==> flow/design.v <==
module ctrl_circ(
    input wire clk,
    input wire rst,
    input wire dens_sel,         
    input wire in_use,           
    output wire index,           
    input wire [3:0] drive_sel,  
    input wire motor_on,         
    input wire dir_sel,          
    input wire step,             
    output wire track_0,         
    output wire wr_protect,      
    output wire ready,           
    output wire spin_en,         
	output wire spin_ss,         
    output wire [3:0] step_drv,  
    input wire ind_sens,  
    input wire t00_sens,  
    input wire wpr_sens,  
	input wire dsk_sens,  
    output wire front_LED,  
	output wire dsk_LED  
);
    localparam DRIVE_NUM = 1;  
    wire enable = ~drive_sel[DRIVE_NUM];  
    step_driver_deb U_DRIVER(
        .clk(clk),
        .rst(rst),
        .step(step),
        .dir(dir_sel),
        .tr0(t00_sens),
        .en(enable),
        .coils(step_drv)
    );
    assign spin_en = ~motor_on;  
    assign spin_ss = dens_sel;  
    assign index = ~(~ind_sens & enable);  
    assign track_0 = ~(t00_sens & enable);
    assign wr_protect = ~(wpr_sens & enable);
    assign ready = 1'b0;  
    assign front_LED = spin_en;  
    assign dsk_LED = dsk_sens;
endmodule
module step_driver_deb(
	input wire clk,
	input wire rst,
	input wire step,
	input wire dir,
	input wire tr0,
	input wire en,
	output wire [3:0] coils
	);
	localparam DELAY_COUNT = 8'd500;  
	reg [3:0] coil_state_r, next_coil; 
	assign coils = coil_state_r;
	reg [7:0] count_r, next_count;
	localparam LOAD  = 3'b000;
	localparam START = 3'b001;
	localparam COUNT = 3'b010;
	localparam CHECK = 3'b011;
	localparam WAIT  = 3'b100;
	localparam STEP  = 3'b101;
	reg [2:0] state_r, next_state;
	reg step_del_r, step_r;
	reg dir_del_r, dir_r;
	always @(posedge clk, posedge rst) begin
		if(rst == 1'b1) begin
			coil_state_r <= 4'b0001;
			state_r <= 3'b000;
			count_r <= 8'b00000000;
			step_del_r <= 1'b1;
			step_r <= 1'b1;
			dir_del_r <= 1'b1;
			dir_r <= 1'b1;
		end else begin
			state_r <= next_state;
			coil_state_r <= next_coil;
			count_r <= next_count;
			step_del_r <= step;
			step_r <= step_del_r;
			dir_del_r <= dir;
			dir_r <= dir_del_r;
		end
	end
	always @* begin
		next_state = state_r;
		next_coil = coil_state_r;
		next_count = count_r;
		case(state_r)
			LOAD: begin  
				next_coil = 4'b0001;
				next_state = START;
			end
			START: begin
				if((en == 1'b1) && (step_r == 1'b0)) begin  
					next_state = COUNT;  
					next_count = DELAY_COUNT;  
				end
			end
			COUNT: begin
				if(count_r == 8'd0) begin  
					next_state = CHECK;  
				end else begin
					next_count = count_r - 8'b00000001;  
				end
			end
			CHECK: begin
				if(step_r == 1'b1) begin  
					next_state = START;  
				end else begin
					next_state = WAIT;  
				end
			end
			WAIT: begin
				if(step_r == 1'b1) begin  
					next_state = STEP;  
				end
			end
			STEP: begin
				if(dir_r == 1'b0) begin  
					case(coil_state_r)
						4'b0001: next_coil = 4'b0010;
						4'b0010: next_coil = 4'b0100;
						4'b0100: next_coil = 4'b1000;
						4'b1000: next_coil = 4'b0001;
						default: next_coil = 4'b0001;
					endcase
				end else if(dir_r == 1'b1) begin  
					case(coil_state_r)
						4'b0001: next_coil = 4'b1000;
						4'b0010: next_coil = 4'b0001;
						4'b0100: next_coil = 4'b0010;
						4'b1000: next_coil = 4'b0100;
						default: next_coil = 4'b0001;
					endcase
				end
				next_state = START;  
			end
			default: begin  
				next_state = START;  
				next_count = 8'b0;  
			end
		endcase
	end
endmodule  
# From RTL to reports: ctrl_circ
# The steps from the RTL of ctrl_circ to its reports follow in flow order.
# Lines are those of the file above, counted from 1.
# Operators: Yosys type, input widths -> output width; for muxes data width and select width s.
# Library cell names are shortened.
# The mark - stands for no value.
[setup]
top = "ctrl_circ"
clock_port = "clk"
cell_library = "sky130hd"
lib_corner = "tt_025C_1v80"

# After elaboration
# Source: Yosys, flattened and elaborated, memories not mapped. Widths are those after wreduce. Registers that Yosys merges into a memory's read port (data or address) are not register bits. Print and check cells do not count. Equal cells are merged and count once.
[word_totals]
output_inout_bits = 12
regBits = 19
wordCells = 51
in_bits = 15
[classes]
addsub = 1
reduce_logical = 7
eq_ne = 13
muxes = 12
logic = 11
[ops]
columns = ["op", "count"]
rows = [
  ["$pmux 8 s3", 1],
  ["$pmux 4 s3", 2],
  ["$mux 8", 2],
  ["$pmux 3 s4", 1],
  ["$mux 3", 4],
  ["$not 1->1", 8],
  ["$sub 8x1->8 const B", 1],
  ["$logic_not 8->1", 1],
  ["$pmux 4 s2", 1],
  ["$ne 2x1->1 const B", 3],
  ["$eq 3x2->1 const B", 2],
  ["$eq 3x3->1 const B", 2],
  ["$reduce_and 3->1", 2],
  ["$eq 4x1->1 const B", 1],
  ["$eq 4x2->1 const B", 1],
  ["$eq 4x3->1 const B", 1],
  ["$eq 4x4->1 const B", 1],
  ["$reduce_or 4->1", 1],
  ["$mux 4", 1],
  ["$and 1x1->1", 3],
  ["$eq 3x1->1 const B", 1],
  ["$logic_not 3->1", 1],
  ["$ne 2x2->1 const B", 1],
  ["$reduce_bool 2->1", 1],
  ["$logic_and 1x1->1", 1],
]

# Depth
# Longest topological path by Yosys (ltp), each cell counted once; first at word level (registers and memories cut), then after technology mapping (sequential cells cut; the memories' decode and read muxes count).
[logic_depth]
depth_word = 4
abc_area = 0
ltp_mapped = 7
mapped_depth_nobuf = 7

# After synthesis
# Yosys stat after the flow's synthesis: flattened, memories mapped to cells. It holds for the ABC_AREA given above (unset counts as 0); a run with the other value may have another netlist.
# Totals and module areas in this step are rounded.
[synth_totals]
flip_flops = 22
stdcells = 108
buffers = 6
mapped_area_um2 = 1110
sequential_area_um2 = 558
[types]
columns = ["cell", "count", "type_area_um2"]
rows = [
  ["dfrtp_1", 16, 400.384],
  ["dfstp_2", 6, 157.651],
  ["o21ai_0", 9, 45.043],
  ["nand4_1", 7, 43.792],
  ["buf_4", 4, 30.029],
  ["nand3_1", 6, 30.029],
  ["a22o_1", 3, 26.275],
  ["nor4b_1", 3, 26.275],
  ["nand2_1", 6, 22.522],
  ["nor2_1", 6, 22.522],
  ["nor3b_1", 3, 22.522],
  ["o211ai_1", 3, 22.522],
  ["mux2i_1", 2, 20.019],
  ["nand3_2", 2, 20.019],
  ["inv_1", 5, 18.768],
  ["nand2b_1", 3, 18.768],
  ["or4_1", 2, 15.014],
  ["ha_1", 1, 12.512],
]
# Other cell types: 20; their cells: 21.
# By module: a second synthesis without flattening, with its own total; a netlist apart from the flattened one above.
[unflattened]
cells_unflattened = 113
area_unflattened_um2 = 1110
# Rows give one instance, submodules left out.
[modules]
columns = ["module", "area_um2", "cells", "mod_seq_area_um2", "instances"]
rows = [
  ["step_driver_deb", 1050, 103, 558, 1],
  ["ctrl_circ", 60.1, 10, 0.0, 1],
]

# Timing after synthesis
# Path of least setup slack by OpenSTA after synthesis, without wires, with an ideal clock, recovery checks aside; 20% of the period is set as input and as output delay. Where synthesis merged equal registers, the netlist keeps one of their names.
[synth_path]
kind = "register to register"
from = "reg U_DRIVER.count_r[1]"
to = "reg U_DRIVER.count_r[6]"
path_buffers = 0
clock_period_ps = 2380
driving_pins = 8
arrival_time_ps = 1477
slack_ps = 767
t_first_pin_ps = 0
t_required_ps = 2244
path_delay_ps = 1613
setup_time_ps = 136
synth_period_reached_ps = 1613
# "path_delay_ps" = arrival - input delay + setup time.
# "driving_pins": output pins that drive a net of the path, with the launching flip-flop's if there is one; two outputs of one cell count as two.
# "synth_period_reached_ps" is the clock period less the worst setup slack; recovery checks do not enter. This is arithmetic on one report: input and output delays are still those of the set period (20% each).
# The rows between start and end are the longest chain of elaborated cells between them; the timing report does not say that the signal goes this way. Where chains are equally long, one stands for them.
# Each line given opens the expression or statement behind the cell; cells for indexed reads and writes are added by Yosys, which also makes memories of some case tables.
[synth_via]
path_cell_list = "dfrtp_1 -> inv_1 -> ha_1 -> nor3b_1 -> nand3_2 -> inv_2 -> or4_1 -> nand4_1"
elab_chain_cells = 3
cells_between = 6
lines_between = 3
classes_between = "add/sub (1); eq/ne (1); mux (2); reduce/logical (2)"
[synth_rtl]
columns = ["item", "line_no", "source"]
rows = [
  ["start: declaration", 56, "reg [7:0] count_r, next_count;"],
  ["start: assignment", 70, "count_r <= 8'b00000000;"],
  ["start: assignment", 78, "count_r <= next_count;"],
  ["$sub 8x1->8", 104, "next_count = count_r - 8'b00000001;"],
  ["$mux 8", 101, "if(count_r == 8'd0) begin"],
  ["$pmux 8 s3", 89, "case(state_r)"],
  ["end: assignment", 70, ""],
  ["end: assignment", 78, ""],
  ["end: declaration", 56, ""],
]

# Worst path after layout
# From the final timing report of flow run 1: the path of least setup slack in the routed layout; clock arrival at registers is part of the times.
# The path's times are printed in steps of 10 ps; the period is the one set.
[layout_path]
kind = "input to output"
from = "in drive_sel[1]"
to = "out index"
in_delay_ps = 720
slack_ps = 900
t_required_ps = 2860
path_buffers = 2
arrival_time_ps = 1970
output_delay_ps = 720
driving_pins = 3
t_first_pin_ps = 720
clock_period_ps = 3580
# The rows between start and end are the longest chain of elaborated cells between them; the timing report does not say that the signal goes this way. Where chains are equally long, one stands for them.
[layout_via]
path_cell_list = "clkdlybuf4s50_1 -> or2_2 -> clkdlybuf4s50_1"
elab_chain_cells = 3
cells_between = 3
lines_between = 2
classes_between = "logic (3)"
[layout_rtl]
columns = ["item", "line_no", "source"]
rows = [
  ["start: declaration", 7, "input wire [3:0] drive_sel,"],
  ["$not 1->1", 25, "wire enable = ~drive_sel[DRIVE_NUM];"],
  ["$and 1x1->1", 37, "assign index = ~(~ind_sens & enable);"],
  ["$not 1->1", 37, ""],
  ["end: declaration", 6, "output wire index,"],
]

# 2 stored runs of ctrl_circ in the flow (synthesis by Yosys, layout by OpenROAD, sky130hd cells), in arbitrary order. Constraints: input delay and output delay 20% of the set period each, output load 0.01 pF.
# "achieved_clock_period_ps" means the clock period less the worst setup slack. The figure is calculated, with input and output delays left at 20% of the set period.
# "worst_path_time_ps" = time allowed to the worst setup path (clock period - input delay - output delay, where it has them) - its slack; a late launch clock adds to it, a late capture clock takes from it.
# "power_w" rests on the timing tool's default activity at the inputs, not on a simulated workload.
# "worst_path_time_ps" is given in steps of 10 ps.
# Measured values are rounded.

[[run]]
name = "flow run 1"
[run.settings]
period_ns = 3.58
CORE_UTILIZATION = 42
PLACE_DENSITY_LB_ADDON = 0.11
GPL_TIMING_DRIVEN = 1
CTS_CLUSTER_SIZE = 37
CAP_MARGIN = 20
CORE_MARGIN = 2
SLEW_MARGIN = 20
[run.results]
post_synth_area_um2 = 1110
die_um2 = 3070
post_route_stdcell_area_um2 = 1320
setup_ws_ps = 898
power_w = 0.00053
achieved_clock_period_ps = 2682
worst_path_time_ps = 1250
critical_path_type = "input to output"

[[run]]
name = "flow run 2"
[run.settings]
period_ns = 2.39
CORE_UTILIZATION = 50
SETUP_SLACK_MARGIN = 0.68
PLACE_DENSITY_LB_ADDON = 0.22
TNS_END_PERCENT = 20
GPL_ROUTABILITY_DRIVEN = 0
SLEW_MARGIN = 40
MAX_ROUTING_LAYER = "met4"
CAP_MARGIN = 20
CORE_MARGIN = 2
[run.results]
post_synth_area_um2 = 1110
die_um2 = 2620
post_route_stdcell_area_um2 = 1470
setup_ws_ps = 599
power_w = 0.000954
achieved_clock_period_ps = 1791
worst_path_time_ps = 1790
critical_path_type = "register to register"
